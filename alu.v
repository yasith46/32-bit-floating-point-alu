==> flow/design.v <==
module alu(
		input  FPUCLK,
		input  [31:0] A, B,
		input  [2:0]  CTRL,
		output reg [31:0] OUT
	);
	reg [23:0] APP0, APP1, BPP0, BPP1, RESM;	 
	reg [31:0] OUT0;
	reg ASIGN0, ASIGN1, BSIGN0, BSIGN1, SIGN, OF0;
	reg [2:0]  CTRL1, CTRL2, CTRL3;
	reg [7:0] EXPONENT;
	reg  EXPCIN;				 
	wire [7:0] EXPDIF_w;		 
	wire COUT_EX;
	reg [7:0]  EXPCARRY0, EXPCARRY1;						 
	reg  EXPZFLAG0, EXPZFLAG1, EXPZFLAG2;
	cla claexp_0(.A(A[26:23]), .B(B[26:23]^{4{EXPCIN}}), .CIN(EXPCIN),  .COUT(COUT_EX), .S(EXPDIF_w[3:0]));	
	cla claexp_1(.A(A[30:27]),	.B(B[30:27]^{4{EXPCIN}}), .CIN(COUT_EX), .COUT(),        .S(EXPDIF_w[7:4]));
	reg [7:0] EXPDIF0;
	reg [23:0] TBSHIFTED;
	wire [23:0] SHIFTOUT_w;
	shifter shift_0(.IN(TBSHIFTED), .BY(EXPDIF0), .OUT(SHIFTOUT_w));
	reg  [23:0] A_ALUIN, B_ALUIN;
	wire [23:0] ALUOUT;
	reg ALUCIN;
	wire OVERFLOW;
	cla_add cla_add0(
		.A(A_ALUIN),
		.B(B_ALUIN),
		.CIN(ALUCIN),
		.OUT(ALUOUT),
		.OF(OVERFLOW)
	);
	wire [23:0] TWOSOUT;
	twoscomp twosconv0(
		.B(ALUOUT),
		.OUT(TWOSOUT)
	);
	wire [22:0] NORMOUT;
	wire NORMFLAG, NORMZERO;
	wire [7:0] NORM_SHIFT;
	normal normalize0(
		.IN(RESM),
		.INOF(OF0),
		.OUT(NORMOUT),
		.COUNT(NORM_SHIFT),
		.ZEROFLAG(NORMZERO)
	);
	wire COUT_SRES;
	wire [7:0] EXPSRES;
	cla clasresexp_0(.A(EXPCARRY1[3:0]),	.B(NORM_SHIFT[3:0]), .CIN(1'b0),      .COUT(COUT_SRES), .S(EXPSRES[3:0]));
	cla clasresexp_1(.A(EXPCARRY1[7:4]),	.B(NORM_SHIFT[7:4]), .CIN(COUT_SRES), .COUT(),          .S(EXPSRES[7:4]));
	parameter ADD = 3'b000, SUB = 3'b001;
	always@(*) begin
		if (CTRL == ADD | CTRL == SUB) begin
			EXPCIN <= 1'b1;
		end else begin
			EXPCIN <= 1'b0;
		end
		if (CTRL1 == ADD | CTRL1 == SUB) begin			
			if (EXPDIF0[7] == 1'b0) begin			 
				TBSHIFTED <= BPP0;
			end else begin								 
				TBSHIFTED <= APP0;		
			end
		end else begin
			TBSHIFTED <= 24'bX;
		end
		if (CTRL2 == ADD) begin		
			if (((ASIGN1 == 1'b0) & (BSIGN1 == 1'b0)) | ((ASIGN1 == 1'b1) & (BSIGN1 == 1'b1))) begin 	 
				A_ALUIN <= APP1;
				B_ALUIN <= BPP1;
				ALUCIN  <= 1'b0;
			end else if ((ASIGN1 == 1'b0) & (BSIGN1 == 1'b1)) begin
				A_ALUIN <= APP1;	 
				B_ALUIN <= BPP1;
				ALUCIN  <= 1'b1;
			end else if ((ASIGN1 == 1'b1) & (BSIGN1 == 1'b0)) begin
				A_ALUIN <= BPP1;	 
				B_ALUIN <= APP1;
				ALUCIN  <= 1'b1;				
			end else begin
				A_ALUIN <= 24'bX;
				B_ALUIN <= 24'bX;
				ALUCIN  <= 1'bX;
			end			
		end else if (CTRL2 == SUB) begin
			if (((ASIGN1 == 1'b0) & (BSIGN1 == 1'b1)) | ((ASIGN1 == 1'b1) & (BSIGN1 == 1'b0))) begin 	 
				A_ALUIN <= APP1;
				B_ALUIN <= BPP1;
				ALUCIN  <= 1'b0;				
			end else if ((ASIGN1 == 1'b0) & (BSIGN1 == 1'b0)) begin
				A_ALUIN <= APP1;	 
				B_ALUIN <= BPP1;
				ALUCIN  <= 1'b1;				
			end else if ((ASIGN1 == 1'b1) & (BSIGN1 == 1'b0)) begin
				A_ALUIN <= BPP1;	 
				B_ALUIN <= APP1;
				ALUCIN  <= 1'b1;
			end else begin
				A_ALUIN <= 24'bX;
				B_ALUIN <= 24'bX;
				ALUCIN  <= 1'bX;
			end	
		end else begin
			A_ALUIN <= 24'bX;
			B_ALUIN <= 24'bX;
			ALUCIN  <= 1'bX;
		end
		if ((CTRL3 == ADD)|(CTRL3 == SUB)) begin
			if ((EXPZFLAG2 == 1'b1) & (NORMZERO == 1'b1)) begin
				EXPONENT <= 8'b0;
			end else begin
				EXPONENT <= EXPSRES;
			end
		end else begin
			EXPONENT <= EXPSRES;			 
		end
	end
	always@(posedge FPUCLK) begin		
		if (CTRL == ADD | CTRL == SUB) begin
			APP0    <= {1'b1,A[22:0]};
			BPP0    <= {1'b1,B[22:0]};
			ASIGN0  <= A[31];
			BSIGN0  <= B[31];
			EXPDIF0 <= EXPDIF_w;
			CTRL1	  <= CTRL;
		end
		if (EXPDIF_w == 8'b0) begin
			EXPZFLAG0 <= 1'b1;
		end else begin
			EXPZFLAG0 <= 1'b0;
		end
		if (CTRL1 == ADD | CTRL1 == SUB) begin
			EXPZFLAG1 <= EXPZFLAG0;
			CTRL2  <= CTRL1;					
			ASIGN1 <= ASIGN0;
			BSIGN1 <= BSIGN0;
			if (EXPDIF0[7] == 1'b0) begin			 
				APP1      <= APP0;
				BPP1      <= SHIFTOUT_w;
				EXPCARRY0  <= A[30:23]; 
			end else begin									 
				APP1  	 <= SHIFTOUT_w;
				BPP1      <= BPP0;
				EXPCARRY0  <= B[30:23];					
			end
		end
		if (CTRL2 == ADD) begin
			EXPZFLAG2 <= EXPZFLAG1;
			CTRL3 <= CTRL2;
			if (((ASIGN1 == 1'b0) & (BSIGN1 == 1'b0)) | ((ASIGN1 == 1'b1) & (BSIGN1 == 1'b1))) begin 	 
				RESM <= ALUOUT;
				OF0  <= OVERFLOW;
				EXPCARRY1 <= EXPCARRY0;
				SIGN <= ASIGN1;
			end else if ((ASIGN1 == 1'b0) & (BSIGN1 == 1'b1)) begin
				if (OVERFLOW == 1'b0) begin
					RESM <= TWOSOUT;
				end else begin
					RESM <= ALUOUT;
				end
				OF0 <= 1'b0;
				EXPCARRY1 <= EXPCARRY0;
				SIGN <= ~OVERFLOW;
			end else if ((ASIGN1 == 1'b1) & (BSIGN1 == 1'b0)) begin
				if (OVERFLOW == 1'b0) begin
					RESM <= TWOSOUT;
				end else begin
					RESM <= ALUOUT;
				end
				OF0 <= 1'b0;
				EXPCARRY1 <= EXPCARRY0;
				SIGN <= ~OVERFLOW;
			end
		end else if (CTRL2 == SUB) begin
			CTRL3 <= CTRL2;
			EXPZFLAG2 <= EXPZFLAG1;
			if (((ASIGN1 == 1'b0) & (BSIGN1 == 1'b1)) | ((ASIGN1 == 1'b1) & (BSIGN1 == 1'b0))) begin 	 
				RESM <= ALUOUT;
				OF0 <= OVERFLOW;
				EXPCARRY1 <= EXPCARRY0;
				SIGN <= ASIGN1;
			end else if ((ASIGN1 == 1'b0) & (BSIGN1 == 1'b0)) begin
				if (OVERFLOW == 1'b0) begin
					RESM <= TWOSOUT;
				end else begin
					RESM <= ALUOUT;
				end
				OF0 <= 1'b0;
				EXPCARRY1 <= EXPCARRY0;
				SIGN <= ~OVERFLOW;
			end else if ((ASIGN1 == 1'b1) & (BSIGN1 == 1'b0)) begin
				if (OVERFLOW == 1'b0) begin
					RESM <= TWOSOUT;
				end else begin
					RESM <= ALUOUT;
				end
				OF0 <= 1'b0;
				EXPCARRY1 <= EXPCARRY0;
				SIGN <= ~OVERFLOW;
			end
		end
		if ((CTRL3 == ADD)|(CTRL3 == SUB)) begin
			OUT <= {SIGN, EXPONENT, NORMOUT};
		end
	end
endmodule 
module cla(
		input  [3:0] A, B,
		input  CIN,
		output COUT,
		output [3:0] S
	);
	wire [3:0] P, G; 
	assign P = A ^ B;
	assign G = A & B;
	wire [3:0] CARRY;
	assign CARRY[0] = G[0] | (P[0] & CIN);																															 
	assign CARRY[1] = G[1] | (P[1] & G[0]) | (P[1] & P[0] & CIN);																							 
	assign CARRY[2] = G[2] | (P[2] & G[1]) | (P[2] & P[1] & G[0]) | (P[2] & P[1] & P[0] & CIN);													 
	assign CARRY[3] = G[3] | (P[3] & G[2]) | (P[3] & P[2] & G[1]) | (P[3] & P[2] & P[1] & G[0]) | (P[3] & P[2] & P[1] & P[0] & CIN);  
	assign COUT  = CARRY[3];
	assign S = P ^ {CARRY[2:0], CIN};
endmodule 
module cla_add(
		input  [23:0] A,B,
		input   CIN,
		output [23:0] OUT,
		output  OF
	);
	wire COUT0, COUT1, COUT2, COUT3, COUT4,COUT5;
	cla claalu_0(.A(A[ 3: 0]), .B(B[ 3: 0]^{4{CIN}}), .CIN(CIN),   .COUT(COUT0), .S(OUT[3:0]));
	cla claalu_1(.A(A[ 7: 4]), .B(B[ 7: 4]^{4{CIN}}), .CIN(COUT0), .COUT(COUT1), .S(OUT[7:4]));
	cla claalu_2(.A(A[11: 8]), .B(B[11: 8]^{4{CIN}}), .CIN(COUT1), .COUT(COUT2), .S(OUT[11:8]));
	cla claalu_3(.A(A[15:12]), .B(B[15:12]^{4{CIN}}), .CIN(COUT2), .COUT(COUT3), .S(OUT[15:12]));
	cla claalu_4(.A(A[19:16]),	.B(B[19:16]^{4{CIN}}), .CIN(COUT3), .COUT(COUT4), .S(OUT[19:16]));
	cla claalu_5(.A(A[23:20]),	.B(B[23:20]^{4{CIN}}), .CIN(COUT4), .COUT(COUT5), .S(OUT[23:20]));
	assign OF = COUT5;
endmodule 
module normal(
			input  [23:0] IN,
			input  INOF,
			output reg [22:0] OUT,
			output reg [7:0] COUNT,
			output reg ZEROFLAG
	);
	always@(*) begin
		if (INOF == 1'b1) begin
			OUT   <= IN[23:1];	COUNT <= 8'b1;	  ZEROFLAG <= 1'b0;
		end else begin
			casez (IN)			
				24'b1???????????????????????:
					begin
						OUT <= IN[22:0];	COUNT <= 8'd0;  ZEROFLAG <= 1'b0;
					end 
				24'b01??????????????????????:
					begin
						OUT <= {IN[21:0], 1'b0};  COUNT <= -8'd1;  ZEROFLAG <= 1'b0;
					end
				24'b001?????????????????????:
					begin
						OUT <= {IN[20:0], 2'b0};  COUNT <= -8'd2;  ZEROFLAG <= 1'b0;
					end 
				24'b0001????????????????????:
					begin
						OUT <= {IN[19:0], 3'b0};  COUNT <= -8'd3;  ZEROFLAG <= 1'b0;
					end 
				24'b00001???????????????????:
					begin
						OUT <= {IN[18:0], 4'b0};  COUNT <= -8'd4;  ZEROFLAG <= 1'b0;
					end 
				24'b000001??????????????????:
					begin
						OUT <= {IN[17:0], 5'b0};  COUNT <= -8'd5;  ZEROFLAG <= 1'b0;
					end 
				24'b0000001?????????????????:
					begin
						OUT <= {IN[16:0], 6'b0};  COUNT <= -8'd6;  ZEROFLAG <= 1'b0;
					end 
				24'b00000001????????????????:
					begin
						OUT <= {IN[15:0], 7'b0};  COUNT <= -8'd7;  ZEROFLAG <= 1'b0;
					end 
				24'b000000001???????????????:
					begin
						OUT <= {IN[14:0], 8'b0};  COUNT <= -8'd8;  ZEROFLAG <= 1'b0;
					end 
				24'b0000000001??????????????:
					begin
						OUT <= {IN[13:0], 9'b0};  COUNT <= -8'd9;  ZEROFLAG <= 1'b0;
					end 
				24'b00000000001?????????????:
					begin
						OUT <= {IN[12:0], 10'b0};  COUNT <= -8'd10;  ZEROFLAG <= 1'b0;
					end 
				24'b000000000001????????????:
					begin
						OUT <= {IN[11:0], 11'b0};  COUNT <= -8'd11;  ZEROFLAG <= 1'b0;
					end 
				24'b0000000000001???????????:
					begin
						OUT <= {IN[10:0], 12'b0};  COUNT <= -8'd12;  ZEROFLAG <= 1'b0;
					end 
				24'b00000000000001??????????:
					begin
						OUT <= {IN[9:0], 13'b0};  COUNT <= -8'd13;  ZEROFLAG <= 1'b0;
					end 
				24'b000000000000001?????????:
					begin
						OUT <= {IN[8:0], 14'b0};  COUNT <= -8'd14;  ZEROFLAG <= 1'b0;
					end 
				24'b0000000000000001????????:
					begin
						OUT <= {IN[7:0], 15'b0};  COUNT <= -8'd15;  ZEROFLAG <= 1'b0;
					end 
				24'b00000000000000001???????:
					begin
						OUT <= {IN[6:0], 16'b0};  COUNT <= -8'd16;  ZEROFLAG <= 1'b0;
					end 
				24'b000000000000000001??????:
					begin
						OUT <= {IN[5:0], 17'b0};  COUNT <= -8'd17;  ZEROFLAG <= 1'b0;
					end 
				24'b0000000000000000001?????:
					begin
						OUT <= {IN[4:0], 18'b0};  COUNT <= -8'd18;  ZEROFLAG <= 1'b0;
					end 
				24'b00000000000000000001????:
					begin
						OUT <= {IN[3:0], 19'b0};  COUNT <= -8'd19;  ZEROFLAG <= 1'b0;
					end 
				24'b000000000000000000001???:
					begin
						OUT <= {IN[2:0], 20'b0};  COUNT <= -8'd20;  ZEROFLAG <= 1'b0;
					end 
				24'b0000000000000000000001??:
					begin
						OUT <= {IN[1:0], 21'b0};  COUNT <= -8'd21;  ZEROFLAG <= 1'b0;
					end 
				24'b00000000000000000000001?:
					begin
						OUT <= {IN[0], 22'b0};  COUNT <= -8'd22;  ZEROFLAG <= 1'b0;
					end
				24'b000000000000000000000001:
					begin
						OUT <= {23'b0};  COUNT <= -8'd23;  ZEROFLAG <= 1'b0;
					end
				default:
					begin
						OUT <= {23'b0};  COUNT <= -8'd24;  ZEROFLAG <= 1'b1;
					end 
			endcase
		end
	end
endmodule 
module shifter(
		input  [23:0] IN,
		input  [7:0]  BY,
		output reg [23:0] OUT
	);
	wire COUT_INT;
	wire [7:0] BY_COMPL;
	twos_cla t_shft0(
		.B(~BY[3:0]), 
		.CIN(1'b1),   
		.COUT(COUT_INT), 
		.S(BY_COMPL[3:0])
	);
	twos_cla t_shft1(
		.B(~BY[7:4]), 
		.CIN(COUT_INT),   
		.COUT(), 
		.S(BY_COMPL[7:4])
	);
	always@(*) begin
		if (BY[7] == 1'b0) begin	 
			OUT = IN >> BY;
		end else begin					 
			OUT = IN >> BY_COMPL;
		end
	end
endmodule 
module twos_cla(
		input  [3:0] B,
		input  CIN, 
		output COUT,
		output [3:0] S
	);
	wire [3:0] CARRY;
	assign CARRY[0] = (B[0] & CIN);								 
	assign CARRY[1] = (B[1] & B[0] & CIN);						 
	assign CARRY[2] = (B[2] & B[1] & B[0] & CIN);			 
	assign CARRY[3] = (B[3] & B[2] & B[1] & B[0] & CIN);	 
	assign COUT  = CARRY[3];
	assign S = (B ^ {CARRY[2:0], CIN});
endmodule 
module twoscomp(
		input  [23:0] B,
		output [23:0] OUT
	);
	wire COUT0, COUT1, COUT2, COUT3, COUT4;
	twos_cla t0(.B(~B[ 3: 0]), .CIN(1'b1),   .COUT(COUT0), .S(OUT[3:0]));
	twos_cla t1(.B(~B[ 7: 4]), .CIN(COUT0),  .COUT(COUT1), .S(OUT[7:4]));
	twos_cla t2(.B(~B[11: 8]), .CIN(COUT1),  .COUT(COUT2), .S(OUT[11:8]));
	twos_cla t3(.B(~B[15:12]), .CIN(COUT2),  .COUT(COUT3), .S(OUT[15:12]));
	twos_cla t4(.B(~B[19:16]), .CIN(COUT3),  .COUT(COUT4), .S(OUT[19:16]));
	twos_cla t5(.B(~B[23:20]), .CIN(COUT4),  .COUT(),      .S(OUT[23:20]));
endmodule 
# Step by step through the tools: alu
# Tool output for the design above, in the order of the flow.
# Lines are those of the file above, counted from 1.
# Operators: Yosys type, input widths -> output width; for muxes data width and select width s.
# Cell names lack the library's common part.
# Not given: --
# setup
top	alu
clk_port	FPUCLK
library	sky130hd
pvt_corner	tt_025C_1v80

# Word level
# Yosys after proc, flatten, opt, wreduce and memory -nomap, before mapping. Memory bits, and registers merged into a memory's read port (data or address), are not among the register bits. Print and check cells are not counted.
# word_totals
output_inout_bits	32
regBits	192
word_cells	486
# op_classes
shifts	2
bitwise	358
reduce_and_logical	7
n_eq	27
n_mux	68
# ops
cell	count
$mux 24	24
$pmux 23 s23	1
$and 1x1->1	208
$pmux 8 s24	1
$xor 4x4->4	36
$or 1x1->1	93
$mux 23	4
$mux 8	9
$shr 24x8->24	2
$and 4x4->4	8
$not 4->4	8
$mux 1	27
$eq 24x1->1 const B	1
$reduce_or 24->1	1
$eq 23x1->1 const B	1
$eq 22x1->1 const B	1
$eq 21x1->1 const B	1
$eq 20x1->1 const B	1
$eq 19x1->1 const B	1
$eq 18x1->1 const B	1
$eq 17x1->1 const B	1
$eq 16x1->1 const B	1
$eq 15x1->1 const B	1
$eq 3x1->1 const B	5
$eq 14x1->1 const B	1
$eq 13x1->1 const B	1
$eq 12x1->1 const B	1
$logic_not 3->1	4
# Other operator kinds: 14; their cells: 18.

# Longest topological paths
# Longest topological path by Yosys (ltp), each cell counted once; first at word level (registers and memories cut), then after technology mapping (sequential cells cut; the memories' decode and read muxes count).
# logic_depth
word_depth	36
ABC_AREA	0
ltp_mapped	25

# Mapped cells and area
# The flow's flattened synthesis, as Yosys stat reports it; memories are mapped. The netlist is that of the ABC_AREA named above (0 if unset); the other value can give another one.
# by_type
cell_type	count	area_total_um2
edfxtp_1	190	5.71E+03
mux2_2	61	686.909
ha_1	51	638.112
a21oi_1	120	600.576
nand2_1	160	600.576
nor2_1	148	555.533
clkbuf_1	119	446.678
mux4_2	19	427.91
o21ai_0	77	385.37
a221oi_1	41	359.094
a22o_1	26	227.718
a22oi_1	28	210.202
xnor2_1	24	210.202
a222oi_1	20	200.192
mux2i_1	20	200.192
xor2_1	22	192.685
nand3_1	37	185.178
nor3_1	34	170.163
# Not listed: further types 63, cells in them 339.
# synth_totals
mapped_area_um2	14501.4
flip_flops	191
seqArea_um2	5725.5
cells	1536
n_buf	134
# The figures by module come from a second, unflattened synthesis with its own total; it is not the netlist above.
# hier_totals
cells_unflattened	1527
area_unflattened_um2	15598.7
# Rows give one instance, submodules left out.
# by_module
module	n_cells	n_inst	area_um2
alu	591	1	8939.8
normal	496	1	2907.8
shifter	184	1	1571.5
cla	14	10	136.4
twos_cla	8	8	57.6
cla_add	27	1	261.5
twoscomp	25	1	93.8

# Timing after synthesis
# Source: OpenSTA report_checks on the synthesized netlist (no wires, ideal clock, input and output delay 20% of the period each), path of least setup slack; recovery checks are left aside. Register names are those of the netlist, which keeps one name where synthesis merged equal registers.
# synth_timing
path_kind	input to register
startpoint	input port CTRL[1]
endpoint	register EXPZFLAG0
t_first_pin_ns	1.708
delay_ns	5.619
slack_ns	1.213
period_ns	8.54
path_stages	14
arrival_time_ns	7.249
setup_time_ns	0.078
required_ns	8.462
synth_period_reached_ns	7.327
# "delay_ns" = arrival - input delay + setup time.
# "path_stages" counts driving pins, that of a launching flip-flop among them; a cell with two outputs on the path counts twice.
# "synth_period_reached_ns" is the clock period less the worst setup slack; recovery checks do not enter. This is arithmetic on one report: input and output delays are still those of the set period (20% each).
# synth_via
path_cell_list	nor2_1 > xor2_1 > ha_1 > nor3b_1 > o21a_1 > o21a_1 > o21ai_0 > nand2b_1 > inv_1 > fa_1 > inv_1 > nor3_1 > or4b_2 > nor3_1
# synth_rtl
item	line_no	text
from (decl)	4	input [2:0] CTRL,
to (assign)	130	EXPZFLAG0 <= 1'b1;
to (assign)	132	EXPZFLAG0 <= 1'b0;
to (decl)	16	reg EXPZFLAG0, EXPZFLAG1, EXPZFLAG2;
# Chain of elaborated cells between the ends: none given.
# Some nets on the timed path still bear RTL names; the line given drives or declares the net.
# synth_nets
signal	line_no	text
EXPDIF_w[4]	224	assign S = P ^ {CARRY[2:0], CIN};

# Path in the finished layout
# Path of least setup slack in the final report of flow run 1 (OpenROAD, finished layout, wires in). Where an end is a register, its clock arrival counts in the times.
# layout_timing
path_kind	register to register
startpoint	register CTRL2[1]
endpoint	register RESM[21]
required_ns	7.91
path_stages	22
arrival_time_ns	6.68
period_ns	7.69
slack_ns	1.23
t_first_pin_ns	0.48
setup_time_ns	0.26
# The rows between start and end are the longest chain of elaborated cells between them; the timing report does not say that the signal goes this way. Where chains are equally long, one stands for them.
# A line is the first line of the expression or statement that the cell stems from. Yosys adds cells for indexed reads and writes and turns some case tables into memories.
# At most two assigning lines are given for a register; there are more.
# Ways into the end's enable are left out, as the timed path ends at the data pin.
# layout_via
path_cell_list	edfxtp_1 > nor3_1 > buf_4 > nor3_1 > a21oi_2 > buf_4 > mux2_2 > ha_1 > nand4_1 > nor3_1 > nor2_1 > fa_1 > xor2_1 > nand4_1 > a21oi_1 > o2111ai_2 > or4_1 > nor3_1 > ha_1 > nor2_1 > xor2_1 > o221ai_1
elab_chain_len	32
# layout_rtl
item	line_no	text
from (decl)	10	reg [2:0] CTRL1, CTRL2, CTRL3;
from (assign)	136	CTRL2 <= CTRL1;
$eq 3x1->1	87	end else if (CTRL2 == SUB) begin
$mux 24	87
$mux 24	69	if (CTRL2 == ADD) begin
$xor 4x4->4	233	cla claalu_0(.A(A[ 3: 0]), .B(B[ 3: 0]^{4{CIN}}), .CIN(CIN), .COUT(COUT0), .S(OUT[3:0]));
$xor 4x4->4	216	assign P = A ^ B;
$and 1x1->1	222	assign CARRY[3] = G[3] | (P[3] & G[2]) | (P[3] & P[2] & G[1]) | (P[3] & P[2] & P[1] & G[0]) | (P[3] & P[2] & P ...
$or 1x1->1 (4 in a row)	222
[15 not listed]	--
$xor 4x4->4	396	assign S = (B ^ {CARRY[2:0], CIN});
$mux 24	194	if (OVERFLOW == 1'b0) begin
$mux 24	193	end else if ((ASIGN1 == 1'b1) & (BSIGN1 == 1'b0)) begin
$mux 24	184	end else if ((ASIGN1 == 1'b0) & (BSIGN1 == 1'b0)) begin
$mux 24	179	if (((ASIGN1 == 1'b0) & (BSIGN1 == 1'b1)) | ((ASIGN1 == 1'b1) & (BSIGN1 == 1'b0))) begin
$mux 24	176	end else if (CTRL2 == SUB) begin
$mux 24	149	if (CTRL2 == ADD) begin
to (assign)	153	RESM <= ALUOUT;
to (assign)	159	RESM <= TWOSOUT;
to (decl)	7	reg [23:0] APP0, APP1, BPP0, BPP1, RESM;

# Measured results for alu: 2 stored runs of the Yosys and OpenROAD flow on sky130hd. The settings differ; the order carries no meaning. The constraints put input and output delay at 20% of the set period each and load the outputs with 0.01 pF.
# "timing.achieved_period_ns" means the clock period less the worst setup slack. The figure is calculated, with input and output delays left at 20% of the set period.
# "worst_path_ns": the worst setup path's part of the clock period (all of it between registers, 20% less for each end at a port) less its slack. A launch clock that arrives late makes it longer, a capture clock that arrives late makes it shorter.
# By "total_power_uw" is meant OpenSTA's value without simulated activity: inputs other than the clock are taken to toggle once in ten clock periods, and the tool carries that through the logic.
# A setting shown as - is not set for that run.
name,flow run 1,flow run 2
period_ns,7.69,12.4
CORE_UTILIZATION,19,22
PLACE_DENSITY_LB_ADDON,0.04,-
CELL_PAD_IN_SITES_GLOBAL_PLACEMENT,2,3
TNS_END_PERCENT,35,-
GPL_TIMING_DRIVEN,1,-
GPL_ROUTABILITY_DRIVEN,0,-
CTS_CLUSTER_SIZE,44,-
MAX_ROUTING_LAYER,met4,-
CAP_MARGIN,20,5
CORE_MARGIN,2,2
SLEW_MARGIN,20,20
SETUP_SLACK_MARGIN,-,2.75
PLACE_DENSITY,-,0.86
CORE_ASPECT_RATIO,-,1.18
CELL_PAD_IN_SITES_DETAIL_PLACEMENT,-,2
synth_chip_area_um2,14501.4,14501.4
total_die_area_um2,78548.5,67992.6
final_cell_area_um2,17329.1,17027.6
post_route_util_pct,22.9,26.0
fin_ws_ns,1.228,5.557
total_negative_slack_ns,0.000,0.000
hold_ws_ns,0.418,0.422
total_power_uw,4770,2859
timing.achieved_period_ns,6.462,6.843
worst_path_ns,6.46,6.84
worstPathKind,register to register,register to register
